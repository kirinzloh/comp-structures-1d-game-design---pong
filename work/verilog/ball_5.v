==> flow/design.v <==
module ball_5 (
    input clk,
    input rst,
    input [1:0] playing,
    input [3:0] padA,
    input [3:0] padB,
    output reg [3:0] ballX,
    output reg [3:0] ballY
  );
  localparam GAMEON_state = 1'd0;
  localparam GAMESTART_state = 1'd1;
  reg M_state_d, M_state_q = GAMESTART_state;
  reg [22:0] M_counter_d, M_counter_q = 1'h0;
  reg [7:0] M_hitcounter_d, M_hitcounter_q = 1'h0;
  reg [22:0] M_ballspeed_d, M_ballspeed_q = 1'h0;
  reg [3:0] M_ballXtemp_d, M_ballXtemp_q = 1'h0;
  reg [3:0] M_ballYtemp_d, M_ballYtemp_q = 1'h0;
  reg M_directionX_d, M_directionX_q = 1'h0;
  reg M_directionY_d, M_directionY_q = 1'h0;
  always @* begin
    M_state_d = M_state_q;
    M_hitcounter_d = M_hitcounter_q;
    M_ballXtemp_d = M_ballXtemp_q;
    M_ballspeed_d = M_ballspeed_q;
    M_counter_d = M_counter_q;
    M_directionY_d = M_directionY_q;
    M_directionX_d = M_directionX_q;
    M_ballYtemp_d = M_ballYtemp_q;
    ballX = M_ballXtemp_q;
    ballY = M_ballYtemp_q;
    case (M_state_q)
      GAMESTART_state: begin
        M_ballspeed_d = 23'h7a1200;
        M_hitcounter_d = 1'h0;
        M_ballXtemp_d = 4'h8;
        M_ballYtemp_d = 3'h7;
        M_directionX_d = 1'h1;
        M_directionY_d = 1'h1;
        ballX = M_ballXtemp_q;
        ballY = M_ballYtemp_q;
        M_state_d = GAMEON_state;
      end
      GAMEON_state: begin
        M_counter_d = M_counter_q + 1'h1;
        if (M_counter_q >= M_ballspeed_q) begin
          if (playing == 1'h1) begin
            if ((M_ballXtemp_q + 1'h1) == 4'hf && (M_ballYtemp_q < 4'he || M_ballYtemp_q > 1'h1)) begin
              M_directionX_d = 1'h0;
            end
            if ((M_ballXtemp_q - 1'h1) == 1'h0 && (M_ballYtemp_q < 4'he || M_ballYtemp_q > 1'h1)) begin
              M_directionX_d = 1'h1;
            end
            if ((M_ballYtemp_q + 1'h1) == 4'hf) begin
              M_directionY_d = 1'h0;
              M_hitcounter_d = 1'h0;
            end
            if ((M_ballYtemp_q - 1'h1) == 1'h0) begin
              M_directionY_d = 1'h1;
              M_hitcounter_d = 1'h0;
            end
            if ((M_ballYtemp_q - 1'h1) == 1'h1) begin
              if (M_directionX_q == 1'h1) begin
                if ((M_ballXtemp_q + 1'h1) == (padA - 2'h2) && (padA - 2'h2) >= 1'h0) begin
                  M_directionX_d = 1'h0;
                  M_directionY_d = 1'h1;
                  M_hitcounter_d = M_hitcounter_q + 1'h1;
                end else begin
                  if ((M_ballXtemp_q + 1'h1) >= (padA - 1'h1) && (M_ballXtemp_q + 1'h1) <= (padA + 1'h1)) begin
                    M_directionY_d = 1'h1;
                    M_hitcounter_d = M_hitcounter_q + 1'h1;
                  end
                end
              end else begin
                if (M_directionX_q == 1'h0) begin
                  if ((M_ballXtemp_q - 1'h1) >= (padA - 1'h1) && (M_ballXtemp_q - 1'h1) <= (padA + 1'h1)) begin
                    M_directionY_d = 1'h1;
                    M_hitcounter_d = M_hitcounter_q + 1'h1;
                  end else begin
                    if ((M_ballXtemp_q - 1'h1) == (padA + 2'h2) && (padA + 2'h2) <= 4'hf) begin
                      M_directionX_d = 1'h1;
                      M_directionY_d = 1'h1;
                      M_hitcounter_d = M_hitcounter_q + 1'h1;
                    end
                  end
                end
              end
            end else begin
              if ((M_ballYtemp_q + 1'h1) == 4'he) begin
                if (M_directionX_q == 1'h1) begin
                  if ((M_ballXtemp_q + 1'h1) == (padB - 2'h2) && (padB - 2'h2) >= 1'h0) begin
                    M_directionX_d = 1'h0;
                    M_directionY_d = 1'h0;
                    M_hitcounter_d = M_hitcounter_q + 1'h1;
                  end else begin
                    if ((M_ballXtemp_q + 1'h1) >= (padB - 1'h1) && (M_ballXtemp_q + 1'h1) <= (padB + 1'h1)) begin
                      M_directionY_d = 1'h0;
                      M_hitcounter_d = M_hitcounter_q + 1'h1;
                    end
                  end
                end else begin
                  if (M_directionX_q == 1'h0) begin
                    if ((M_ballXtemp_q - 1'h1) >= (padB - 1'h1) && (M_ballXtemp_q - 1'h1) <= (padB + 1'h1)) begin
                      M_directionY_d = 1'h0;
                      M_hitcounter_d = M_hitcounter_q + 1'h1;
                    end else begin
                      if ((M_ballXtemp_q - 1'h1) == (padB + 2'h2) && (padB + 2'h2) <= 4'hf) begin
                        M_directionX_d = 1'h1;
                        M_directionY_d = 1'h0;
                        M_hitcounter_d = M_hitcounter_q + 1'h1;
                      end
                    end
                  end
                end
              end
            end
            if (M_directionX_q == 1'h1) begin
              M_ballXtemp_d = M_ballXtemp_q + 1'h1;
            end else begin
              if (M_directionX_q == 1'h0) begin
                M_ballXtemp_d = M_ballXtemp_q - 1'h1;
              end
            end
            if (M_directionY_q == 1'h1) begin
              M_ballYtemp_d = M_ballYtemp_q + 1'h1;
            end else begin
              if (M_directionY_q == 1'h0) begin
                M_ballYtemp_d = M_ballYtemp_q - 1'h1;
              end
            end
            if (M_hitcounter_q == 1'h0) begin
              M_ballspeed_d = 23'h7a1200;
            end else begin
              if (M_hitcounter_q == 2'h2) begin
                M_ballspeed_d = 22'h3d0900;
              end else begin
                if (M_hitcounter_q >= 3'h4) begin
                  M_ballspeed_d = 22'h2dc6c0;
                end
              end
            end
            ballX = M_ballXtemp_q;
            ballY = M_ballYtemp_q;
            M_counter_d = 1'h0;
          end else begin
            if (playing == 1'h0) begin
              M_state_d = GAMESTART_state;
            end
          end
        end
      end
    endcase
  end
  always @(posedge clk) begin
    if (rst == 1'b1) begin
      M_counter_q <= 1'h0;
      M_hitcounter_q <= 1'h0;
      M_ballspeed_q <= 1'h0;
      M_ballXtemp_q <= 1'h0;
      M_ballYtemp_q <= 1'h0;
      M_directionX_q <= 1'h0;
      M_directionY_q <= 1'h0;
    end else begin
      M_counter_q <= M_counter_d;
      M_hitcounter_q <= M_hitcounter_d;
      M_ballspeed_q <= M_ballspeed_d;
      M_ballXtemp_q <= M_ballXtemp_d;
      M_ballYtemp_q <= M_ballYtemp_d;
      M_directionX_q <= M_directionX_d;
      M_directionY_q <= M_directionY_d;
    end
  end
  always @(posedge clk) begin
    if (rst == 1'b1) begin
      M_state_q <= 1'h1;
    end else begin
      M_state_q <= M_state_d;
    end
  end
endmodule
# From RTL to reports: ball_5
# Tool output for the design above, in the order of the flow.
# Line numbers count from 1 in the design file above.
# Operators carry their Yosys type and port widths (W data, S select, Z words).
inputs:
  top_module: "ball_5"
  clk_port: "clk"
  lib: "sky130hd"
  corner: "tt_025C_1v80"

# Word level
# Source: Yosys, flattened and elaborated, memories not mapped. Widths are those after wreduce. Registers that Yosys merges into a memory's read port (data or address) are not register bits. Print and check cells do not count. Equal cells are merged and count once.
bits:
  in_bits: 12
  reg_bits: 65
op_classes:
  n_logic: 1
  reduce_logical: 17
  eq_ne: 13
  n_cmp: 16
  mux: 70
  n_addsub: 14
ops:
  columns: ["operator", "n"]
  rows:
  - ["$mux W23", 8]
  - ["$mux W8", 16]
  - ["$pmux W23 S2", 1]
  - ["$mux W1", 33]
  - ["$mux W4", 6]
  - ["$add A23 B1 Y23 const B", 1]
  - ["$ge A23 B23 Y1", 1]
  - ["$add A4 B1 Y4 const B", 4]
  - ["$sub A4 B1 Y4 const B", 4]
  - ["$ge A4 B4 Y1", 4]
  - ["$le A4 B4 Y1", 4]
  - ["$eq A4 B4 Y1", 4]
  - ["$pmux W8 S2", 1]
  - ["$pmux W4 S2", 2]
  - ["$eq A4 B4 Y1 const B", 3]
  - ["$logic_and A1 B1 Y1", 10]
  - ["$ge A4 B1 Y1 const B", 2]
  - ["$add A4 B2 Y4 const B", 2]
  - ["$sub A4 B2 Y4 const B", 2]
  - ["$le A4 B4 Y1 const B", 2]
  - ["$logic_not A4 Y1", 2]
  - ["$add A8 B1 Y8 const B", 1]
  - ["$eq A8 B2 Y1 const B", 1]
  - ["$ge A8 B3 Y1 const B", 1]
  - ["$logic_not A8 Y1", 1]
  - ["$pmux W1 S2", 3]
  - ["$ne A2 B2 Y1 const B", 2]
  - ["$gt A4 B1 Y1 const B", 1]
# Not listed: further kinds 9, cells in them 9.

# Longest topological paths
# Longest topological path by Yosys (ltp), each cell counted once; first at word level (registers and memories cut), then after technology mapping (sequential cells cut; the memories' decode and read muxes count).
logic_depth:
  depth_word: 13
  abc_area: 0
  ltp_mapped: 15
  ltp_nobuf: 14

# Synthesis result
# Yosys stat after the flow's synthesis: flattened, memories mapped to cells. It holds for the ABC_AREA given above (unset counts as 0); a run with the other value may have another netlist.
types:
  columns: ["type", "n", "type_area_um2"]
  rows:
  - ["sky130_fd_sc_hd__dfxtp_1", 49, 980.941]
  - ["sky130_fd_sc_hd__ha_1", 64, 800.768]
  - ["sky130_fd_sc_hd__xnor2_1", 34, 297.786]
  - ["sky130_fd_sc_hd__a21oi_1", 43, 215.206]
  - ["sky130_fd_sc_hd__nor2_1", 43, 161.405]
  - ["sky130_fd_sc_hd__xor2_1", 16, 140.134]
  - ["sky130_fd_sc_hd__inv_1", 36, 135.13]
  - ["sky130_fd_sc_hd__nand2_1", 34, 127.622]
  - ["sky130_fd_sc_hd__nand3_1", 17, 85.082]
  - ["sky130_fd_sc_hd__o21ai_0", 17, 85.082]
  - ["sky130_fd_sc_hd__mux2i_1", 7, 70.067]
  - ["sky130_fd_sc_hd__and3_1", 11, 68.816]
  - ["sky130_fd_sc_hd__xnor3_1", 3, 67.565]
  - ["sky130_fd_sc_hd__nor2b_1", 10, 62.56]
  - ["sky130_fd_sc_hd__a21o_1", 7, 52.55]
  - ["sky130_fd_sc_hd__nor3_1", 10, 50.048]
  - ["sky130_fd_sc_hd__nand4_1", 7, 43.792]
  - ["sky130_fd_sc_hd__nand4b_1", 5, 43.792]
# Other cell types: 45; their cells: 92.
mapped:
  mapped_cells: 505
  ff_cells: 49
  yosys_area_um2: 4190.3
  seq_area_um2: 980.9
  buf_cells: 18

# Worst setup path after synthesis
# OpenSTA on the mapped netlist: ideal clock, no wires. The path of least setup slack (recovery checks aside). Input and output delay are each 20% of the period. Register names are those of the netlist, which keeps one name where synthesis merged equal registers.
synth_path:
  kind: "in2reg"
  start: "input padB[0]"
  end: "register M_hitcounter_q[3]"
  required_time_ns: 6.799
  tclk_ns: 6.92
  in_delay_ns: 1.384
  arrival_time_ns: 3.551
  stages: 13
  t_first_pin_ns: 1.384
  delay_ns: 2.288
  setup_slack_ns: 3.248
  synth_period_reached_ns: 3.672
# "delay_ns" is the arrival time less input delay plus setup time.
# "stages": output pins that drive a net of the path, with the launching flip-flop's if there is one; two outputs of one cell count as two.
# "synth_period_reached_ns" is the clock period less the worst setup slack; recovery checks do not enter. This is arithmetic on one report: input and output delays are still those of the set period (20% each).
# Between the ends stands the longest chain of elaborated cells between them, by number of cells; it is not shown to be the way that was timed. Of several equally long chains one is given.
# Each line given opens the expression or statement behind the cell; cells for indexed reads and writes are added by Yosys, which also makes memories of some case tables.
synth_between:
  cell_sequence: "sky130_fd_sc_hd__inv_1 sky130_fd_sc_hd__ha_1 sky130_fd_sc_hd__xnor2_1 sky130_fd_sc_hd__ha_1 sky130_fd_sc_hd__a21o_1 sky130_fd_sc_hd__a31oi_1 sky130_fd_sc_hd__maj3_2 sky130_fd_sc_hd__nor2_4 sky130_fd_sc_hd__o311ai_4 sky130_fd_sc_hd__mux2i_1 sky130_fd_sc_hd__a211o_1 sky130_fd_sc_hd__o21ai_1 sky130_fd_sc_hd__a21oi_1"
  elab_chain_cells: 11
  cells_between: 26
  cone_classes: "4 x add/sub; 6 x compare; 2 x eq/ne; 10 x mux; 4 x reduce/logical"
synth_rtl:
  columns: ["item", "line", "rtl"]
  rows:
  - ["from (decl)", 6, "input [3:0] padB,"]
  - ["$add A4 B2 Y4", 106, "if ((M_ballXtemp_q - 1'h1) == (padB + 2'h2) && (padB + 2'h2) <= 4'hf) begin"]
  - ["$le A4 B4 Y1", 106, null]
  - ["$logic_and A1 B1 Y1", 106, null]
  - ["$mux W8", 106, null]
  - ["$mux W8", 102, "if ((M_ballXtemp_q - 1'h1) >= (padB - 1'h1) && (M_ballXtemp_q - 1'h1) <= (padB + 1'h1)) begin"]
  - ["$mux W8", 89, "if (M_directionX_q == 1'h1) begin"]
  - ["$mux W8", 88, "if ((M_ballYtemp_q + 1'h1) == 4'he) begin"]
  - ["$mux W8", 61, "if ((M_ballYtemp_q - 1'h1) == 1'h1) begin"]
  - ["$mux W8", 46, "if (playing == 1'h1) begin"]
  - ["$mux W8", 45, "if (M_counter_q >= M_ballspeed_q) begin"]
  - ["$pmux W8 S2", 31, "case (M_state_q)"]
  - ["to (assign)", 156, "M_hitcounter_q <= 1'h0;"]
  - ["to (assign)", 164, "M_hitcounter_q <= M_hitcounter_d;"]
  - ["to (decl)", 14, "reg [7:0] M_hitcounter_d, M_hitcounter_q = 1'h0;"]

# Path in the finished layout
# Path of least setup slack in the final report of flow run 2 (OpenROAD, finished layout, wires in). Where an end is a register, its clock arrival counts in the times.
layout_path:
  kind: "in2reg"
  start: "input padB[3]"
  end: "register M_hitcounter_q[3]"
  arrival_time_ns: 3.25
  tclk_ns: 3.19
  t_first_pin_ns: 0.64
  in_delay_ns: 0.64
  stages: 13
  required_time_ns: 3.36
  setup_slack_ns: 0.11
# Between the ends stands the longest chain of elaborated cells between them, by number of cells; it is not shown to be the way that was timed. Of several equally long chains one is given.
layout_between:
  cell_sequence: "sky130_fd_sc_hd__clkdlybuf4s50_1 sky130_fd_sc_hd__xor2_4 sky130_fd_sc_hd__ha_4 sky130_fd_sc_hd__nand3_1 sky130_fd_sc_hd__buf_4 sky130_fd_sc_hd__o22a_1 sky130_fd_sc_hd__nor2_4 sky130_fd_sc_hd__o311ai_4 sky130_fd_sc_hd__buf_4 sky130_fd_sc_hd__nor3_1 sky130_fd_sc_hd__a211o_1 sky130_fd_sc_hd__o21ai_1 sky130_fd_sc_hd__a21oi_1"
  elab_chain_cells: 11
  cells_between: 26
  cone_classes: "4 x add/sub; 6 x compare; 2 x eq/ne; 10 x mux; 4 x reduce/logical"
layout_rtl:
  columns: ["item", "line", "rtl"]
  rows:
  - ["from (decl)", 6, "input [3:0] padB,"]
  - ["$add A4 B2 Y4", 106, "if ((M_ballXtemp_q - 1'h1) == (padB + 2'h2) && (padB + 2'h2) <= 4'hf) begin"]
  - ["$le A4 B4 Y1", 106, null]
  - ["$logic_and A1 B1 Y1", 106, null]
  - ["$mux W8", 106, null]
  - ["$mux W8", 102, "if ((M_ballXtemp_q - 1'h1) >= (padB - 1'h1) && (M_ballXtemp_q - 1'h1) <= (padB + 1'h1)) begin"]
  - ["$mux W8", 89, "if (M_directionX_q == 1'h1) begin"]
  - ["$mux W8", 88, "if ((M_ballYtemp_q + 1'h1) == 4'he) begin"]
  - ["$mux W8", 61, "if ((M_ballYtemp_q - 1'h1) == 1'h1) begin"]
  - ["$mux W8", 46, "if (playing == 1'h1) begin"]
  - ["$mux W8", 45, "if (M_counter_q >= M_ballspeed_q) begin"]
  - ["$pmux W8 S2", 31, "case (M_state_q)"]
  - ["to (assign)", 156, "M_hitcounter_q <= 1'h0;"]
  - ["to (assign)", 164, "M_hitcounter_q <= M_hitcounter_d;"]
  - ["to (decl)", 14, "reg [7:0] M_hitcounter_d, M_hitcounter_q = 1'h0;"]

# ball_5 through Yosys and OpenROAD on sky130hd: 2 stored runs, unordered, with their settings and measured results. The constraints put input and output delay at 20% of the set period each and load the outputs with 0.01 pF.
# "period_less_ws_ns" = clock period - worst setup slack. The figure is calculated, with input and output delays left at 20% of the set period.
# "worst_setup_path_time_ns" means the part of the period allowed to the worst setup path (the constraints hold back 20% at inputs and 20% at outputs) less its slack; where the path has registers, the arrival times of their clocks count too.
# "final_power_uw": no workload was simulated; the value follows from the tool's default switching activity.
runs:
  - name: "flow run 1"
    settings:
      period_ns: 1.89
      CORE_UTILIZATION: 64
      SETUP_SLACK_MARGIN: 0.03
      PLACE_DENSITY_LB_ADDON: 0.09
      HOLD_SLACK_MARGIN: 0.14
      CORE_ASPECT_RATIO: 0.87
      CORE_MARGIN: 4
      CELL_PAD_IN_SITES_GLOBAL_PLACEMENT: 3
      ABC_AREA: 0
      CTS_CLUSTER_SIZE: 32
      CTS_CLUSTER_DIAMETER: 368
      CAP_MARGIN: 15
      SLEW_MARGIN: 30
      MIN_ROUTING_LAYER: "met2"
      MAX_ROUTING_LAYER: "met4"
    outcome: "unfinished; error FLW-0024 in placement"
  - name: "flow run 2"
    settings:
      period_ns: 3.19
      CORE_UTILIZATION: 28
      CAP_MARGIN: 20
      CORE_MARGIN: 2
      SLEW_MARGIN: 20
    results:
      fin_ws_ns: 0.115
      worst_setup_path_time_ns: 2.44
      critical_path_kind: "in2reg"
      finalCellArea_um2: 5226.3
      period_less_ws_ns: 3.075
      timing.hold.ws_ns: 0.490
      synth_area_um2: 4190.3
      post_route_util_pct: 35.8
      die_footprint_um2: 15959.3
      tns_setup_ns: 0.000
      final_power_uw: 1635
